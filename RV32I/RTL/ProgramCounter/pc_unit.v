==> flow/design.v <==
`timescale 1ns/1ps
module pc_unit(
    input  wire        clk,
    input  wire        reset,
    input  wire        stall,			 
    input  wire        pc_src,			
    input  wire [31:0] branch_target,		 
    output reg  [31:0] pc,			 
    output wire [31:0] pc_plus_4 		 
);
    assign pc_plus_4 = pc + 4;
    always @(posedge clk or posedge reset) begin
    	if(reset) begin
    		pc <= 32'h00000000;
    	end
    	else if (stall) begin
    		pc <= pc;
    	end
    	else if (pc_src) begin
    		pc <= branch_target;   	
    	end
    	else begin
    		pc <= pc_plus_4;
    	end
    end
endmodule
From RTL to reports: pc_unit --
The steps from the RTL of pc_unit to its reports follow in flow order. Lines are those of the file above, counted from 1. A cell with n/a has no value.
Set-up: top pc_unit, clock port clk, standard-cell library sky130hd, library corner tt_025C_1v80

Word level --
Source: Yosys, flattened and elaborated, memories not mapped. Widths are those after wreduce; folded enables and synchronous resets count as part of the registers. Registers that Yosys merges into a memory's read port (data or address) are not register bits. Print and check cells do not count. Equal cells are merged and count once.
Storage and ports: register bits 32, elaborated cells 3
Cells by class: multiplexer cells 1, $add $sub $neg 1
Operators by type and width (number):
- adder 32 x 3 -> 32 bit with constant B | 1
- 2-to-1 mux 32 bit | 1

Logic depth --
Longest topological path by Yosys (ltp), each cell counted once; first at word level (registers and memories cut), then after technology mapping (sequential cells cut; the memories' decode and read muxes count).
Depth: word-level depth 2, ABC_AREA 0, gate-level depth with buffers 6

Synthesis result --
The flow's flattened synthesis, as Yosys stat reports it; memories are mapped. The netlist is that of the ABC_AREA named above (0 if unset); the other value can give another one. Totals and module areas in this step are rounded.
Synthesis totals: cells in the netlist 287, chip area (Yosys) 2400 sq um, sequential part of the area 800 sq um, flip-flop cells 32
Cell types:
- sky130_fd_sc_hd__dfrtp_1 | number 32, total area 800.768 sq um
- sky130_fd_sc_hd__xnor2_1 | number 20, total area 175.168 sq um
- sky130_fd_sc_hd__a22oi_1 | number 15, total area 112.608 sq um
- sky130_fd_sc_hd__nor2_1 | number 29, total area 108.854 sq um
- sky130_fd_sc_hd__nand3_1 | number 21, total area 105.101 sq um
- sky130_fd_sc_hd__nand2_1 | number 26, total area 97.594 sq um
- sky130_fd_sc_hd__o21ai_0 | number 16, total area 80.077 sq um
- sky130_fd_sc_hd__xor2_1 | number 8, total area 70.067 sq um
- sky130_fd_sc_hd__mux2i_1 | number 6, total area 60.058 sq um
- sky130_fd_sc_hd__clkbuf_1 | number 13, total area 48.797 sq um
- sky130_fd_sc_hd__a21oi_1 | number 9, total area 45.043 sq um
- sky130_fd_sc_hd__nand4_4 | number 2, total area 42.541 sq um
- sky130_fd_sc_hd__nor4_4 | number 2, total area 42.541 sq um
- sky130_fd_sc_hd__nand3_2 | number 4, total area 40.038 sq um
- sky130_fd_sc_hd__nand4_1 | number 5, total area 31.28 sq um
- sky130_fd_sc_hd__buf_2 | number 6, total area 30.029 sq um
- sky130_fd_sc_hd__nor3_1 | number 6, total area 30.029 sq um
- sky130_fd_sc_hd__nor3_2 | number 3, total area 30.029 sq um
Not listed: further types 35, cells in them 64.

Path before layout --
Path of least setup slack by OpenSTA after synthesis, without wires, with an ideal clock, recovery checks aside; 20% of the period is set as input and as output delay. Where synthesis merged equal registers, the netlist keeps one of their names.
Timing post-synthesis: kind flip-flop to output port, start reg pc[2], end out pc_plus_4[30], buffers on the path 0, time at the first pin 0 ps, arrival time 1869 ps, slack 675 ps, path delay 1869 ps, stages 7, required time 2544 ps, clock period 3180 ps, period reached after synthesis 2505 ps
"path delay" is the arrival time less input delay plus setup time. At an output port there is no setup time. "stages": output pins that drive a net of the path, with the launching flip-flop's if there is one; two outputs of one cell count as two. "period reached after synthesis" = period - worst setup slack (recovery checks aside). The figure is calculated, with input and output delays left at 20% of the set period. The rows between start and end are the longest chain of elaborated cells between them; the timing report does not say that the signal goes this way. Where chains are equally long, one stands for them. A line is the first line of the expression or statement that the cell stems from. Yosys adds cells for indexed reads and writes and turns some case tables into memories. At most two assigning lines are given for a register; there are more.
On the way, post-synthesis: cells stage by stage sky130_fd_sc_hd__dfrtp_1 -> sky130_fd_sc_hd__ha_1 -> sky130_fd_sc_hd__nand3_2 -> sky130_fd_sc_hd__nor3_4 -> sky130_fd_sc_hd__nand3_2 -> sky130_fd_sc_hd__nor4_2 -> sky130_fd_sc_hd__xor2_1, cells in the longest elaborated chain 1
Ends and longest elaborated chain, post-synthesis:
- from (decl) | RTL line 8 | output reg [31:0] pc,
- from (assign) | RTL line 17 | pc <= pc;
- from (assign) | RTL line 20
- adder 32 x 3 -> 32 bit | RTL line 11 | assign pc_plus_4 = pc + 4;
- to (decl) | RTL line 9 | output wire [31:0] pc_plus_4

Worst path after layout --
Path of least setup slack in the final report of job 1 (OpenROAD, finished layout, wires in). Where an end is a register, its clock arrival counts in the times. The path's times are printed in steps of 10 ps; the period is the one set.
Timing after layout: kind flip-flop to output port, start reg pc[9], end out pc_plus_4[29], buffers on the path 1, time at the first pin 280 ps, slack 220 ps, required time 2910 ps, stages 7, clock period 3640 ps, arrival time 2690 ps
The rows between start and end are the longest chain of elaborated cells between them; the timing report does not say that the signal goes this way. Where chains are equally long, one stands for them. At most two assigning lines are given for a register; there are more.
On the way, after layout: cells stage by stage sky130_fd_sc_hd__dfrtp_1 -> sky130_fd_sc_hd__and4_2 -> sky130_fd_sc_hd__nand3_2 -> sky130_fd_sc_hd__nor2_4 -> sky130_fd_sc_hd__nand3_1 -> sky130_fd_sc_hd__xnor2_1 -> sky130_fd_sc_hd__clkdlybuf4s50_1, cells in the longest elaborated chain 1
Ends and longest elaborated chain, after layout:
- from (decl) | RTL line 8 | output reg [31:0] pc,
- from (assign) | RTL line 17 | pc <= pc;
- from (assign) | RTL line 20
- adder 32 x 3 -> 32 bit | RTL line 11 | assign pc_plus_4 = pc + 4;
- to (decl) | RTL line 9 | output wire [31:0] pc_plus_4

Lab notebook: pc_unit

Module pc_unit, platform sky130hd: 2 stored runs of the flow (Yosys, OpenROAD) with differing settings, in no particular order. Input and output delays are each 20% of the period that was set; the output load is 0.01 pF.
"power" rests on the timing tool's default activity at the inputs, not on a simulated workload.
Results are given in rounded form.
[job 1] settings: period_ns=3.64, CORE_UTILIZATION=15, PLACE_DENSITY=0.52, CELL_PAD_IN_SITES_GLOBAL_PLACEMENT=3, ABC_AREA=0, GPL_ROUTABILITY_DRIVEN=0, CTS_CLUSTER_DIAMETER=38, SLEW_MARGIN=40, MIN_ROUTING_LAYER=met1, CAP_MARGIN=20, CORE_MARGIN=2
[job 1] result: chip area after synthesis (Yosys) 2400 sq um, die area 17000 sq um, standard-cell area of the final layout 3800 sq um, worst setup slack after layout 220 ps, worst hold slack 510 ps, power 1500 uW
[job 2] settings: period_ns=1.51, CORE_UTILIZATION=47, SETUP_SLACK_MARGIN=-0.06, PLACE_DENSITY=0.82, CORE_MARGIN=7, ABC_AREA=0, GPL_TIMING_DRIVEN=1, GPL_ROUTABILITY_DRIVEN=1, CTS_CLUSTER_DIAMETER=66, CAP_MARGIN=20, MAX_ROUTING_LAYER=met5, SLEW_MARGIN=20
[job 2] result: did not finish, routing stopped with DPL-0038
